==> flow/design.v <==
module Transmitter(Packet, tClk, Send_flag, Dout, Busy, Dout_Valid);
input [7:0] Packet;
input tClk, Send_flag;
output reg Dout, Busy, Dout_Valid;
integer i = 0;
integer counter = 0;
reg [7:0] Packet_Length = 0;
always @(posedge tClk)
begin
	if(Send_flag == 1 && counter < Packet_Length + 3)
	begin
		Dout = Packet[i];
		i = i + 1;
		if(counter == 0)
		begin
				Packet_Length = Packet;
				counter = counter + 1;
		end
		if(i == 8 || counter == Packet_Length + 2)
		begin
			i = 0;
			counter = counter + 1;
		end
		Busy = 1;
		Dout_Valid = 1;
	end
	else
	begin
		i = 0;
		Dout = 1'bx;
		Busy = 0;
		Dout_Valid = 0;
	end
end
endmodule
Step by step through the tools: Transmitter. What the tools print for Transmitter, step after step. Lines are those of the file above, counted from 1. Operators: Yosys type, input widths -> output width; for muxes data width and select width s. Cell names lack the library's common part. The mark - stands for no value.

Design top: Transmitter. Clock input: tClk. Cell library: sky130hd. Timing corner: tt_025C_1v80.

Elaborated design. Source: Yosys, flattened and elaborated, memories not mapped. Widths are those after wreduce. Registers that Yosys merges into a memory's read port (data or address) are not register bits. Print and check cells do not count. Equal cells are merged and count once.

Under register bits after elaboration stands 74. The figure for elaborated cells is 26. The entry for output and inout bits reads 3. The figure for input port bits is 10.

Under bitwise logic cells stands 1. The entry for add/subtract/negate cells reads 5. The entry for reduce/logical cells reads 4. The entry for equality and inequality tests reads 2. Order comparisons: 1. The figure for multiplexer cells is 7. For shift-type cells the number is 1.

Operator list (number): $add 32x2->32 const B (3); $mux 32 (3); $eq 32x5->1 const B (1); $lt 32x9->1 (1); $eq 32x9->1 (1); $logic_not 32->1 (1); $shiftx 8x32->1 (1); $add 8x2->9 const B (2); $mux 8 (2); $reduce_or 2->1 (1); $mux 1 (2); $logic_and 1x1->1 (1); $logic_or 1x1->1 (1); $not 1->1 (1).

Longest topological paths. Yosys ltp: most cells in a row. Word level: on the elaborated netlist, between registers, memories and ports. Mapped: between sequential cells and ports; inverters and the memories' decode and read muxes count.

Under depth after elaboration stands 8. The entry for ABC_AREA reads 0. The figure for gate-level depth with buffers is 19. Under depth with buffers taken out stands 17.

Synthesis result. Source: synth_stat.txt of the flow (Yosys; design flattened, memories mapped). It holds for the ABC_AREA given above (unset counts as 0); a run with the other value may have another netlist.

Cell types: edfxtp_1 (number 40, total area 1.2E+03 µm²); dfxtp_1 (number 34, total area 680.653 µm²); xnor2_1 (number 63, total area 551.779 µm²); nor4_1 (number 45, total area 281.52 µm²); nand4_1 (number 34, total area 212.704 µm²); nand3_1 (number 39, total area 195.187 µm²); ha_1 (number 15, total area 187.68 µm²); xor2_1 (number 20, total area 175.168 µm²); and3_1 (number 20, total area 125.12 µm²); nand2_1 (number 31, total area 116.362 µm²); mux2_2 (number 9, total area 101.347 µm²); nor3_1 (number 19, total area 95.091 µm²); clkbuf_1 (number 20, total area 75.072 µm²); nor2_1 (number 18, total area 67.565 µm²); o21a_1 (number 8, total area 60.058 µm²); o21ai_0 (number 12, total area 60.058 µm²); buf_2 (number 11, total area 55.053 µm²); inv_1 (number 14, total area 52.55 µm²).

Other cell types: 43; their cells: 85.

For sequential part of the area the number is 1881.8 µm². Under synthesis area stands 5009.8 µm². Under flip-flop cells stands 74. Cell count: 537. The figure for buffer cells is 36.

Path before layout. Path of least setup slack by OpenSTA after synthesis, without wires, with an ideal clock, recovery checks aside; 20% of the period is set as input and as output delay. Where synthesis merged equal registers, the netlist keeps one of their names.

Kind: register -> register. From: register counter[0]. To: register counter[22]. The figure for data required time is 4.732 ns. Buffers on the path: 2. The figure for stages is 18. Under period stands 4.99 ns. Delay of the path: 4.590 ns. The entry for setup time reads 0.258 ns. For slack the number is 0.400 ns. The entry for arrival reads 4.332 ns. Under launch time at the first pin stands 0.000 ns. For synthesis period reached the number is 4.59 ns.

"delay of the path" is the arrival time less input delay plus setup time. "stages": output pins that drive a net of the path, with the launching flip-flop's if there is one; two outputs of one cell count as two. "synthesis period reached" = period - worst setup slack (recovery checks aside). The figure is calculated, with input and output delays left at 20% of the set period. The rows between start and end are the longest chain of elaborated cells between them; the timing report does not say that the signal goes this way. Where chains are equally long, one stands for them. Each line given opens the expression or statement behind the cell; cells for indexed reads and writes are added by Yosys, which also makes memories of some case tables.

Cells stage by stage: edfxtp_1 inv_1 ha_1 nor4b_1 nand2_1 nor3_1 clkbuf_1 mux2_2 ha_1 xnor2_1 o21a_1 a221o_1 o31ai_1 o2111ai_1 o41ai_4 buf_2 nand3_1 xnor2_1. For cells in the longest elaborated chain the number is 7. Under elaborated cells on any way between the ends stands 13. The entry for RTL lines with such cells reads 5. Classes of those cells: add/sub: 3; compare: 1; eq/ne: 1; mux: 5; reduce/logical: 3.

RTL lines, path after synthesis: start: declaration (line 6) `integer counter = 0;`; start: assignment (line 17) `counter = counter + 1;`; start: assignment (line 22) `counter = counter + 1;`; $lt 32x9->1 (line 10) `if(Send_flag == 1 && counter < Packet_Length + 3)`; $logic_and 1x1->1 (line 10); $mux 8 (line 10); $add 8x2->9 (line 19) `if(i == 8 || counter == Packet_Length + 2)`; $eq 32x9->1 (line 19); $logic_or 1x1->1 (line 19); $mux 32 (line 19); end: assignment (line 17); end: assignment (line 22); end: declaration (line 6).

Path in the finished layout. From the final timing report of run 1: the path of least setup slack in the routed layout; clock arrival at registers is part of the times.

Kind: register -> register. From: register counter[0]. To: register counter[9]. Under period stands 3.95 ns. The entry for setup time reads 0.24 ns. The figure for stages is 18. The entry for arrival reads 3.98 ns. For slack the number is 0.08 ns. The figure for data required time is 4.06 ns. Buffers on the path: 2. Under launch time at the first pin stands 0.35 ns.

The rows between start and end are the longest chain of elaborated cells between them; the timing report does not say that the signal goes this way. Where chains are equally long, one stands for them.

Cells stage by stage: edfxtp_1 inv_2 ha_4 nor4b_4 nand2_2 nor3_4 mux2_4 ha_4 xnor2_2 o21a_1 a221o_1 o31ai_2 o2111ai_2 o41ai_4 buf_6 buf_12 nand4_1 xnor2_1. For cells in the longest elaborated chain the number is 7. Under elaborated cells on any way between the ends stands 13. The entry for RTL lines with such cells reads 5. Classes of those cells: add/sub: 3; compare: 1; eq/ne: 1; mux: 5; reduce/logical: 3.

RTL lines, path after layout: start: declaration (line 6) `integer counter = 0;`; start: assignment (line 17) `counter = counter + 1;`; start: assignment (line 22) `counter = counter + 1;`; $lt 32x9->1 (line 10) `if(Send_flag == 1 && counter < Packet_Length + 3)`; $logic_and 1x1->1 (line 10); $mux 8 (line 10); $add 8x2->9 (line 19) `if(i == 8 || counter == Packet_Length + 2)`; $eq 32x9->1 (line 19); $logic_or 1x1->1 (line 19); $mux 32 (line 19); end: assignment (line 17); end: assignment (line 22); end: declaration (line 6).

==> results <==
Top module Transmitter; platform sky130hd; tools Yosys and OpenROAD; 2 stored runs in no particular order. Input and output delays are each 20% of the period that was set; the output load is 0.01 pF. "clock period achieved": clock period set for the run, less the worst setup slack. It is reckoned from that one timing run; input and output delays stay at 20% of the period that was set. "critical setup path time": the worst setup path's part of the clock period (all of it between registers, 20% less for each end at a port) less its slack. A launch clock that arrives late makes it longer, a capture clock that arrives late makes it shorter. "overall power" is the tool's figure for a default switching activity; nothing was simulated.

Run 1 has these settings: period_ns 3.95; CORE_UTILIZATION 57; PLACE_DENSITY_LB_ADDON 0.07; TNS_END_PERCENT 20; ABC_AREA 0; CTS_CLUSTER_SIZE 83; CAP_MARGIN 25; SLEW_MARGIN 20; MAX_ROUTING_LAYER met5; CORE_MARGIN 2. The post-route utilization stands at 0.693. The total die area comes to 9555.1 µm². The measured clock period achieved is 3.867 ns. The measured worst-case hold slack is 0.584 ns. The Yosys chip area after synthesis comes to 5009.8 µm². The critical setup path time is 3.87 ns. Type of the worst setup path: register -> register. For the worst setup slack after layout the run shows 0.083 ns. The standard-cell area after layout is 5985.7 µm². The overall power stands at 1.492 mW. The measured setup total negative slack is 0.000 ns.

Run 2 has these settings: period_ns 9.45; CORE_UTILIZATION 42; SETUP_SLACK_MARGIN 0.03; PLACE_DENSITY 0.48; HOLD_SLACK_MARGIN -0.08; CORE_ASPECT_RATIO 0.6; CELL_PAD_IN_SITES_DETAIL_PLACEMENT 0; TNS_END_PERCENT 30; GPL_ROUTABILITY_DRIVEN 0; CTS_CLUSTER_SIZE 86; CTS_CLUSTER_DIAMETER 80; CAP_MARGIN 20; MIN_ROUTING_LAYER met1; MAX_ROUTING_LAYER met4; CORE_MARGIN 2; SLEW_MARGIN 20. The post-route utilization stands at 0.486. The total die area comes to 12846.6 µm². The measured clock period achieved is 5.341 ns. The measured worst-case hold slack is 0.580 ns. The Yosys chip area after synthesis comes to 5009.8 µm². The critical setup path time is 5.34 ns. Type of the worst setup path: register -> register. For the worst setup slack after layout the run shows 4.109 ns. The standard-cell area after layout is 5564.1 µm². The overall power stands at 0.7206 mW. The measured setup total negative slack is 0.000 ns.
