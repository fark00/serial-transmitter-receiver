==> flow/design.v <==
module Receiver (Dout,Dout_Valid,tClk, Receive_flag,Packet);
input tClk,Dout,Dout_Valid;
output reg [7:0] Packet;
output reg Receive_flag;
reg [7:0] data;
reg [7:0] Packet_Length = 0;
integer counter = 1;
integer i = 0;
always @(posedge tClk)
begin
	if(Dout_Valid == 1 || counter == Packet_Length + 2)
	begin
		if(Dout_Valid == 1)
		begin
			data[i] = Dout;
			i = i + 1;
		end
		else
		begin
			data[i] = 0;
			i = i + 1;
		end
		if(i == 8)
		begin
			i = 0;
			Packet = data;
			if(counter == 1) Packet_Length = data;
			counter = counter + 1;
			Receive_flag = 1;
		end
	end
	else
	begin
		i = 0;
		Receive_flag = 0;
	end
end
endmodule
## Step by step through the tools: Receiver

The steps from the RTL of Receiver to its reports follow in flow order.
Line numbers count from 1 in the design file above.
Operators carry their Yosys type and port widths (W data, S select, Z words).
Cell names lack the library's common part.
A cell with -- has no value.

| inputs | value |
|---|---|
| top | Receiver |
| clock port | tClk |
| standard-cell library | sky130hd |
| timing corner | tt_025C_1v80 |

## Word-level counts

Yosys after proc, flatten, opt, wreduce and memory -nomap, before mapping. Enables and synchronous resets that opt folds into registers are not counted as muxes. Memory bits, and registers merged into a memory's read port (data or address), are not among the register bits. Print and check cells are not counted.

| bit counts | value |
|---|---|
| flip-flop bits (word level) | 89 |
| output and inout port bits | 9 |

| operators by class | value |
|---|---|
| add/sub/neg operators | 4 |
| equal/unequal tests | 3 |
| shift operators | 4 |
| muxes and demuxes | 2 |
| bitwise logic cells | 7 |
| reductions and logical operators | 4 |

Operators by type and width:

| operator | number |
|---|---|
| $shift A1 B33 Y8 const A | 3 |
| $add A32 B2 Y32 const B | 2 |
| $shift A1 B33 Y8 | 1 |
| $neg A32 Y33 | 1 |
| $eq A32 B2 Y1 const B | 1 |
| $eq A32 B5 Y1 const B | 1 |
| $eq A32 B9 Y1 | 1 |
| $mux W32 | 1 |
| $and A8 B8 Y8 | 2 |
| $or A8 B8 Y8 | 2 |
| $not A8 Y8 | 2 |
| $add A8 B2 Y9 const B | 1 |
| $mux W8 | 1 |
| $reduce_and A3 Y1 | 1 |
| $reduce_and A2 Y1 | 1 |
| $reduce_or A2 Y1 | 1 |
| $logic_or A1 B1 Y1 | 1 |
| $not A1 Y1 | 1 |

## Logic depth

Longest topological path by Yosys (ltp), each cell counted once; first at word level (registers and memories cut), then after technology mapping (sequential cells cut; the memories' decode and read muxes count).

| depth | value |
|---|---|
| word-level depth | 6 |
| ABC_AREA | 1 |
| gate-level depth with buffers | 22 |
| gate-level depth less buffers | 21 |

## Mapped cells and area

Source: synth_stat.txt of the flow (Yosys; design flattened, memories mapped). It holds for the ABC_AREA given above (unset counts as 0); a run with the other value may have another netlist.

Cells by type:

| cell | number | total area (um^2) |
|---|---|---|
| edfxtp_1 | 56 | 1.68E+03 |
| nand2_1 | 189 | 709.43 |
| dfxtp_1 | 33 | 660.634 |
| nor2_1 | 138 | 517.997 |
| xor2_1 | 57 | 499.229 |
| inv_1 | 112 | 420.403 |
| nand3_1 | 62 | 310.298 |
| nand4_1 | 36 | 225.216 |
| xnor2_1 | 14 | 122.618 |
| nor3_1 | 22 | 110.106 |
| nand3_2 | 9 | 90.086 |
| nor2_2 | 14 | 87.584 |
| nor3_4 | 5 | 81.328 |
| buf_6 | 7 | 78.826 |
| ha_1 | 5 | 62.56 |
| o21ai_0 | 12 | 60.058 |
| nand4_2 | 4 | 50.048 |
| inv_2 | 13 | 48.797 |

Other cell types: 19; their cells: 58.

| synthesis totals | value |
|---|---|
| cells in the netlist | 846 |
| cell area after synthesis | 6,199.7 um^2 |
| mapped flip-flops | 89 |

## Worst setup path after synthesis

OpenSTA on the mapped netlist: ideal clock, no wires. The path of least setup slack (recovery checks aside). Input and output delay are each 20% of the period. Register names are those of the netlist, which keeps one name where synthesis merged equal registers.

| path post-synthesis | value |
|---|---|
| path type | input-to-reg |
| start | input Dout_Valid |
| end | register Packet[0] |
| clock period | 8.16 ns |
| external input delay | 1.632 ns |
| arrival | 2.912 ns |
| setup slack | 4.854 ns |
| path delay | 1.674 ns |
| stages | 4 |
| buffers on the path | 0 |
| period reached after synthesis | 3.306 ns |

"path delay" is the arrival time less input delay plus setup time.
"stages": output pins that drive a net of the path, with the launching flip-flop's if there is one; two outputs of one cell count as two.
"period reached after synthesis" = period - worst setup slack (recovery checks aside). The figure is calculated, with input and output delays left at 20% of the set period.
Between the ends stands the longest chain of elaborated cells between them, by number of cells; it is not shown to be the way that was timed. Of several equally long chains one is given.
Each line given opens the expression or statement behind the cell; cells for indexed reads and writes are added by Yosys, which also makes memories of some case tables.
The path ends at the enable pin of a flip-flop; only ways to that pin are counted.

| between the ends, post-synthesis | value |
|---|---|
| cell sequence | inv_1 -> nand2_1 -> nand3_1 -> inv_1 |
| cells in the longest elaborated chain | 4 |

Ends and longest elaborated chain, post-synthesis:

| element | line | text |
|---|---|---|
| start, declared | 2 | `input tClk,Dout,Dout_Valid;` |
| $logic_or A1 B1 Y1 | 11 | `if(Dout_Valid == 1 \|\| counter == Packet_Length + 2)` |
| $mux W32 | 11 |  |
| $eq A32 B5 Y1 | 23 | `if(i == 8)` |
| $reduce_and A2 Y1 | -- |  |
| end, assigned | 26 | `Packet = data;` |
| end, declared | 3 | `output reg [7:0] Packet;` |

## Path in the finished layout

Path of least setup slack in the final report of run 1 (OpenROAD, finished layout, wires in). Where an end is a register, its clock arrival counts in the times.

| path post-layout | value |
|---|---|
| path type | reg-to-reg |
| start | register i[0] |
| end | register Packet_Length[4] |
| clock period | 7.03 ns |
| arrival | 3.67 ns |
| setup slack | 3.35 ns |
| stages | 17 |
| buffers on the path | 0 |

Between the ends stands the longest chain of elaborated cells between them, by number of cells; it is not shown to be the way that was timed. Of several equally long chains one is given.
At most two assigning lines are given for a register; there are more.
The path ends at the enable pin of a flip-flop; only ways to that pin are counted.

| between the ends, post-layout | value |
|---|---|
| cell sequence | dfxtp_1 -> ha_1 -> nand2_2 -> nor2_2 -> nand2_1 -> nor2_1 -> nand2_1 -> xor2_1 -> inv_2 -> nand2_1 -> nor3_1 -> nand3_1 -> nor2_1 -> nand3_1 -> nor2_1 -> nand3_1 -> nor2_1 |
| cells in the longest elaborated chain | 4 |

Ends and longest elaborated chain, post-layout:

| element | line | text |
|---|---|---|
| start, declared | 8 | `integer i = 0;` |
| start, assigned | 16 | `i = i + 1;` |
| start, assigned | 21 | `i = i + 1;` |
| $add A32 B2 Y32 | 21 |  |
| $mux W32 | 11 | `if(Dout_Valid == 1 \|\| counter == Packet_Length + 2)` |
| $eq A32 B5 Y1 | 23 | `if(i == 8)` |
| $reduce_and A3 Y1 | -- |  |
| end, assigned | 27 | `if(counter == 1) Packet_Length = data;` |
| end, declared | 6 | `reg [7:0] Packet_Length = 0;` |

Measured results for Receiver: 2 stored runs of the Yosys and OpenROAD flow on sky130hd. The settings differ; the order carries no meaning. The constraints put input and output delay at 20% of the set period each and load the outputs with 0.01 pF.
"allowed time less slack (worst setup path)" is the time allowed to the run's worst setup path (the clock period less input and output delay, where it has them) less its slack. Clock arrival times count: a late capture clock shortens it, a late launch clock lengthens it.
Settings: -- = not set for that run.

| run name | period_ns | CORE_UTILIZATION | CORE_ASPECT_RATIO | CELL_PAD_IN_SITES_GLOBAL_PLACEMENT | TNS_END_PERCENT | ABC_AREA | CTS_CLUSTER_DIAMETER | CAP_MARGIN | CORE_MARGIN | SLEW_MARGIN | PLACE_DENSITY_LB_ADDON | GPL_ROUTABILITY_DRIVEN | Yosys chip area after synthesis (um^2) | area inside the die boundary (um^2) | standard-cell area of the final layout (um^2) | worst setup slack after layout (ns) | total negative slack (ns) | worst hold slack after layout (ns) | allowed time less slack (worst setup path) (ns) | worst path kind |
|---|---|---|---|---|---|---|---|---|---|---|---|---|---|---|---|---|---|---|---|---|
| run 1 | 7.03 | 16 | 1.04 | 2 | 95 | 1 | 314 | 35 | 2 | 20 | -- | -- | 6,199.7 | 40,338.9 | 7,126.8 | 3.346 | 0.000 | 0.496 | 3.68 | reg-to-reg |
| run 2 | 5.42 | 32 | 0.51 | -- | 95 | 1 | -- | 20 | 2 | 20 | 0.27 | 0 | 6,199.7 | 20,566.8 | 6,849.1 | 1.726 | 0.000 | 0.467 | 3.69 | reg-to-reg |
